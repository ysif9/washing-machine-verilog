==> flow/design.v <==
module Controller(
    input clock,
    input reset,
    input sig_door_closed,
    input sig_start_button,
    input sig_cancel_button,
    input sig_Motor_Failure,
    input sig_Low_Water_Pressure,
    input sig_Sensor_Malfunction,
    output [8:0] state,
    output complete,
    output water_filling,
    output door_locked
    );
    wire sig_Full;
    wire sig_Wash_Completed;
    wire sig_Rinse_Completed;
    wire sig_Spin_Completed;
    wire sig_Drain_Completed;
    wire sig_Delay;
    parameter IDLE       = 9'b000000001;  
    parameter READY      = 9'b000000010;  
    parameter FILL       = 9'b000000100;  
    parameter WASH       = 9'b000001000;  
    parameter RINSE      = 9'b000010000;  
    parameter SPIN       = 9'b000100000;  
    parameter DRAIN      = 9'b001000000;  
    parameter COMPLETE   = 9'b010000000;  
    parameter ERROR      = 9'b100000000;  
timer u_timer (
    .clk(clock),
    .state(state),
    .sig_Full(sig_Full),
    .sig_Wash_Completed(sig_Wash_Completed),
    .sig_Rinse_Completed(sig_Rinse_Completed),
    .sig_Spin_Completed(sig_Spin_Completed),
    .sig_Drain_Completed(sig_Drain_Completed),
    .sig_Delay(sig_Delay)
    );
washing_machine u_washing_machine (
    .clk(clock),
    .start_button(sig_start_button),
    .cancel_button(sig_cancel_button),
    .delay_done(sig_Delay),
    .door_closed(sig_door_closed),
    .draincomplete(sig_Drain_Completed),
    .reset(reset),
    .rinsecomplete(sig_Rinse_Completed),
    .Low_Water_Pressure(sig_Low_Water_Pressure),
    .Motor_Failure(sig_Motor_Failure),
    .Sensor_Malfunction(sig_Sensor_Malfunction),
    .spincomplete(sig_Spin_Completed),
    .washcomplete(sig_Wash_Completed),
    .waterlevelreached(sig_Full),
    .state(state),
    .complete(complete),
    .door_locked(door_locked),
    .water_filling(water_filling)
    );
endmodule
module timer (
    input clk,
    input [8:0] state,
    output reg sig_Full,
    output reg sig_Wash_Completed,
    output reg sig_Rinse_Completed,
    output reg sig_Spin_Completed,
    output reg sig_Drain_Completed,
    output reg sig_Delay
);
    reg [2:0] fill_Water_Counter;
    reg [5:0] wash_Counter;
    reg [3:0] rinse_Counter;
    reg [2:0] spin_Counter;
    reg [1:0] drain_Counter;
    reg ready_Delay_Counter;
    parameter IDLE       = 9'b000000001;  
    parameter READY      = 9'b000000010;  
    parameter FILL       = 9'b000000100;  
    parameter WASH       = 9'b000001000;  
    parameter RINSE      = 9'b000010000;  
    parameter SPIN       = 9'b000100000;  
    parameter DRAIN      = 9'b001000000;  
    parameter COMPLETE   = 9'b010000000;  
    parameter ERROR      = 9'b100000000;  
    parameter FULL_WATER_TIME = 3'd4;              
    parameter WASH_TIME = 5'd30;                  
    parameter RINSE_TIME = 4'd10;                
    parameter SPIN_TIME = 3'd5;                 
    parameter DRAIN_TIME = 2'd2;               
    parameter DELAY_TIME = 1'd1;              
    always @ (posedge clk) begin
        if (state == IDLE) begin
                    fill_Water_Counter <= 0;
                    wash_Counter <= 0;
                    rinse_Counter <= 0;
                    spin_Counter <= 0;
                    drain_Counter <= 0;
                    ready_Delay_Counter <= 0;
                    sig_Full <= 0;
                    sig_Wash_Completed <= 0;
                    sig_Rinse_Completed <= 0;
                    sig_Spin_Completed <= 0;
                    sig_Drain_Completed <= 0;
                    sig_Delay <= 0;
        end
        if (state == READY) begin
                if (ready_Delay_Counter < DELAY_TIME)
                begin
                    ready_Delay_Counter <= ready_Delay_Counter + 1'd1;
                    sig_Delay <= 0;
                end
                else
                    sig_Delay <= 1;
        end
        case (state)
                    FILL:
                        fill_Water_Counter <= fill_Water_Counter + 1'd1;
                    WASH:
                        wash_Counter <= wash_Counter + 1'd1;
                    RINSE:
                        rinse_Counter <= rinse_Counter + 1'd1;
                    SPIN:
                        spin_Counter <= spin_Counter + 1'd1;
                    DRAIN:
                        drain_Counter <= drain_Counter + 1'd1;
        endcase
        if (fill_Water_Counter == FULL_WATER_TIME)
            sig_Full <= 1;
        if (wash_Counter == WASH_TIME)
            sig_Wash_Completed <= 1;
        if (rinse_Counter == RINSE_TIME)
            sig_Rinse_Completed <= 1;
        if (spin_Counter == SPIN_TIME)
            sig_Spin_Completed <= 1;
        if (drain_Counter == DRAIN_TIME)
            sig_Drain_Completed <= 1;
        if (ready_Delay_Counter == DELAY_TIME)
            sig_Delay <= 1;
    end
endmodule
module washing_machine (
    input wire clk,
    input wire reset,
    input wire start_button,
    input wire door_closed,
    input wire delay_done,
    input wire waterlevelreached,
    input wire washcomplete,
    input wire rinsecomplete,
    input wire spincomplete,
    input wire draincomplete,
    input wire cancel_button,
    input wire Motor_Failure,
    input wire Low_Water_Pressure,
    input wire Sensor_Malfunction,
    output reg [8:0] state,
    output reg complete,
    output reg door_locked,
    output reg water_filling
);
    parameter IDLE       = 9'b000000001;  
    parameter READY      = 9'b000000010;  
    parameter FILL       = 9'b000000100;  
    parameter WASH       = 9'b000001000;  
    parameter RINSE      = 9'b000010000;  
    parameter SPIN       = 9'b000100000;  
    parameter DRAIN      = 9'b001000000;  
    parameter COMPLETE   = 9'b010000000;  
    parameter ERROR      = 9'b100000000;  
    reg [8:0] cs, ns;
    always @(posedge clk or posedge reset) begin
        if (reset)
            cs <= IDLE;
        else
            cs <= ns;
    end
    always @(*) begin
        door_locked = 0;
        water_filling = 0;
        complete = 0;
        case (cs)
            IDLE: begin
                if (Sensor_Malfunction == 1 || Low_Water_Pressure == 1 || Motor_Failure == 1)
                    ns = ERROR;
                else if (start_button == 1 && door_closed == 1 && cancel_button == 0)
                    ns = READY;
                else
                    ns = IDLE;
            end
            READY: begin
                door_locked = 1;
                if (Sensor_Malfunction == 1 || Low_Water_Pressure == 1 || Motor_Failure == 1)
                    ns = ERROR;
                else if (cancel_button)
                    ns = IDLE;
                else if (delay_done)
                    ns = FILL;
                else
                    ns = READY;
            end
            FILL: begin
                door_locked = 1;
                water_filling = 1;
                if (Sensor_Malfunction == 1 || Low_Water_Pressure == 1)
                    ns = ERROR;
                else if (cancel_button)
                    ns = IDLE;
                else if (waterlevelreached)
                    ns = WASH;
                else
                    ns = FILL;
            end
            WASH: begin
                door_locked = 1;
                if (Motor_Failure == 1)
                    ns = ERROR;
                else if (cancel_button)
                    ns = IDLE;
                else if (washcomplete)
                    ns = RINSE;
                else
                    ns = WASH;
            end
            RINSE: begin
                door_locked = 1;
                if (Motor_Failure == 1)
                    ns = ERROR;
                else if (cancel_button)
                    ns = IDLE;
                else if (rinsecomplete)
                    ns = SPIN;
                else
                    ns = RINSE;
            end
            SPIN: begin
                door_locked = 1;
                if (Motor_Failure == 1)
                    ns = ERROR;
                else if (cancel_button)
                    ns = IDLE;
                else if (spincomplete)
                    ns = DRAIN;
                else
                    ns = SPIN;
            end
            DRAIN: begin
                door_locked = 1;
                if (Motor_Failure == 1)
                    ns = ERROR;
                else if (cancel_button)
                    ns = IDLE;
                else if (draincomplete)
                    ns = COMPLETE;
                else
                    ns = DRAIN;
            end
            COMPLETE: begin  
                door_locked = 0;
                complete = 1;
                ns = COMPLETE;
            end
            ERROR: begin
                door_locked = 0;
                water_filling = 0;
                if (Motor_Failure || Sensor_Malfunction || Low_Water_Pressure)
                    ns = ERROR;
                else
                    ns = IDLE;
            end
            default: begin
                ns = IDLE;
            end
        endcase
    end
    always @(*) begin
        state = cs;
    end
endmodule
# == Tool chain data of Controller ==
# What the tools print for Controller, step after step.
# Line numbers count from 1 in the design file above.
# Operators carry their Yosys type and port widths (W data, S select, Z words).
# Library cell names are shortened.
# A cell with - has no value.
# inputs
design,Controller
clock,clock
library,sky130hd
pvt_corner,tt_025C_1v80

# == Word level ==
# Yosys after proc, flatten, opt, wreduce and memory -nomap, before mapping. Memory bits, and registers merged into a memory's read port (data or address), are not among the register bits. Print and check cells are not counted. Equal cells are merged and count once.
# classes
n_addsub,6
reduce_logical,13
equal,14
mux,40
n_cmp,1
bitwise,1
# ops
op,n
$mux W9,14
$pmux W9 S9,1
$mux W6,3
$reduce_bool A2 Y1,6
$mux W4,3
$mux W3,4
$eq A9 B1 Y1 const B,1
$eq A9 B2 Y1 const B,1
$eq A9 B3 Y1 const B,1
$eq A9 B4 Y1 const B,1
$eq A9 B5 Y1 const B,1
$eq A9 B6 Y1 const B,1
$eq A9 B7 Y1 const B,1
$eq A9 B8 Y1 const B,1
$eq A9 B9 Y1 const B,1
$mux W1,9
$mux W8,1
$mux W7,1
$add A3 B1 Y3 const B,2
$eq A3 B3 Y1 const B,2
$add A6 B1 Y6 const B,1
$eq A6 B5 Y1 const B,1
$reduce_or A6 Y1,1
$mux W2,3
$mux W5,1
$logic_or A1 B1 Y1,4
$add A4 B1 Y4 const B,1
$eq A4 B4 Y1 const B,1
# Not listed: further kinds 6, cells in them 7.
# word_totals
word_cells,88
register_bits,34
input_bits,8
output_inout_bits,12

# == Longest topological paths ==
# Longest topological path by Yosys (ltp), each cell counted once; first at word level (registers and memories cut), then after technology mapping (sequential cells cut; the memories' decode and read muxes count).
# logic_depth
ltp_word,5
abc_area,0
depth_mapped,7
depth_no_buf,6

# == Netlist ==
# Yosys stat after the flow's synthesis: flattened, memories mapped to cells. It holds for the ABC_AREA given above (unset counts as 0); a run with the other value may have another netlist.
# Totals and module areas in this step are rounded.
# synth_totals
flip_flops,34
mapped_cells,192
buffers,12
synth_area_mm2,0.00192
# by_type
type,n
edfxtp_1,18
dfrtp_1,8
dfxtp_1,7
ha_1,9
nor2_1,28
xnor2_1,7
xor2_1,6
nand2_1,13
inv_1,12
nor4_4,2
o21ai_0,7
nand4_1,5
nor4_1,5
nand3_1,6
or4_1,4
dfstp_2,1
nand2b_1,4
a21o_1,3
# Other cell types: 30; their cells: 47.
# By module: a second synthesis without flattening, with its own total; a netlist apart from the flattened one above.
# hier_totals
hier_cells,223
hier_area_mm2,0.00222
# Rows give one instance, submodules left out.
# by_module
mod,cells,mod_area_mm2,instances,seq_area_mm2
timer,120,0.00138,1,0.000681
washing_machine,103,0.000835,1,0.000226
Controller,0,0,1,0

# == Timing after synthesis ==
# Path of least setup slack by OpenSTA after synthesis, without wires, with an ideal clock, recovery checks aside; 20% of the period is set as input and as output delay. Where synthesis merged equal registers, the netlist keeps one of their names.
# synth_path
path_kind,register to register
start,register u_washing_machine.cs[5]
end,register u_timer.wash_Counter[0]
driving_pins,5
setup_slack_ps,211
t_arrival_ps,1840
t_required_ps,2051
path_delay_ps,2229
clock_period_ps,2440
setup_time_ps,389
synth_period_reached_ps,2229
# "path_delay_ps" = arrival - input delay + setup time.
# "driving_pins": output pins that drive a net of the path, with the launching flip-flop's if there is one; two outputs of one cell count as two.
# "synth_period_reached_ps" = period - worst setup slack (recovery checks aside). The figure is calculated, with input and output delays left at 20% of the set period.
# The rows between start and end are the longest chain of elaborated cells between them; the timing report does not say that the signal goes this way. Where chains are equally long, one stands for them.
# Each line given opens the expression or statement behind the cell; cells for indexed reads and writes are added by Yosys, which also makes memories of some case tables.
# The path ends at the enable pin of a flip-flop; only ways to that pin are counted.
# synth_via
cell_sequence,dfrtp_1 > buf_6 > nor4_4 > nand2_1 > nor4_1
elab_chain_len,2
cone_cells,3
classes_between,2 x eq/ne; 1 x reduce/logical
# synth_rtl
element,line_no,text
"start, declared",171,"reg [8:0] cs, ns;"
"start, assigned",174,cs <= IDLE;
"start, assigned",176,cs <= ns;
$eq A9 B4 Y1,116,case (state)
$reduce_bool A2 Y1,-,
"end, assigned",95,wash_Counter <= 0;
"end, assigned",120,wash_Counter <= wash_Counter + 1'd1;
"end, declared",72,reg [5:0] wash_Counter;

# == Path in the finished layout ==
# From the final timing report of run B: the path of least setup slack in the routed layout; clock arrival at registers is part of the times.
# The path's times are printed in steps of 10 ps; the period is the one set.
# layout_path
path_kind,register to register
start,register u_washing_machine.cs[2]
end,register u_washing_machine.cs[6]
t_arrival_ps,2160
t_required_ps,1850
driving_pins,7
clock_period_ps,1640
setup_time_ps,70
setup_slack_ps,-310
# The rows between start and end are the longest chain of elaborated cells between them; the timing report does not say that the signal goes this way. Where chains are equally long, one stands for them.
# layout_via
cell_sequence,dfrtp_1 > buf_6 > or4_4 > nor4_4 > nand3b_4 > o22ai_1 > nor3b_2
elab_chain_len,2
cone_cells,10
classes_between,9 x eq/ne; 1 x mux
# layout_rtl
element,line_no,text
"start, declared",171,"reg [8:0] cs, ns;"
"start, assigned",174,cs <= IDLE;
"start, assigned",176,cs <= ns;
$eq A9 B9 Y1,182,case (cs)
$pmux W9 S9,182,
"end, assigned",174,
"end, assigned",176,
"end, declared",171,

# 2 stored runs of Controller in the flow (synthesis by Yosys, layout by OpenROAD, sky130hd cells), in arbitrary order. Constraints: input delay and output delay 20% of the set period each, output load 0.01 pF.
# "worst_path_ps": the worst setup path's part of the clock period (all of it between registers, 20% less for each end at a port) less its slack. A launch clock that arrives late makes it longer, a capture clock that arrives late makes it shorter.
# "power.total_uw": no workload was simulated; the value follows from the tool's default switching activity.
# "worst_path_ps" is given in steps of 10 ps.
# The results are shown rounded.
# Settings: -- = not set for that run.
# Among the results, -- means that no value is shown for the run.
name,run A,run B
period_ns,4.51,1.64
CORE_UTILIZATION,55,40
CORE_MARGIN,4,2
CELL_PAD_IN_SITES_GLOBAL_PLACEMENT,3,--
CELL_PAD_IN_SITES_DETAIL_PLACEMENT,0,--
TNS_END_PERCENT,40,--
CAP_MARGIN,40,20
SLEW_MARGIN,40,20
MIN_ROUTING_LAYER,met1,--
layout_stdcell_area_mm2,--,0.00306
synth_chip_area_mm2,--,0.00192
die_area_mm2,--,0.00538
worstSetupSlack_ps,--,-313
worst_path_ps,--,1950
critical_path_kind,--,register to register
power.total_uw,--,3630
# Run A: no results, placement failed with GPL-0301
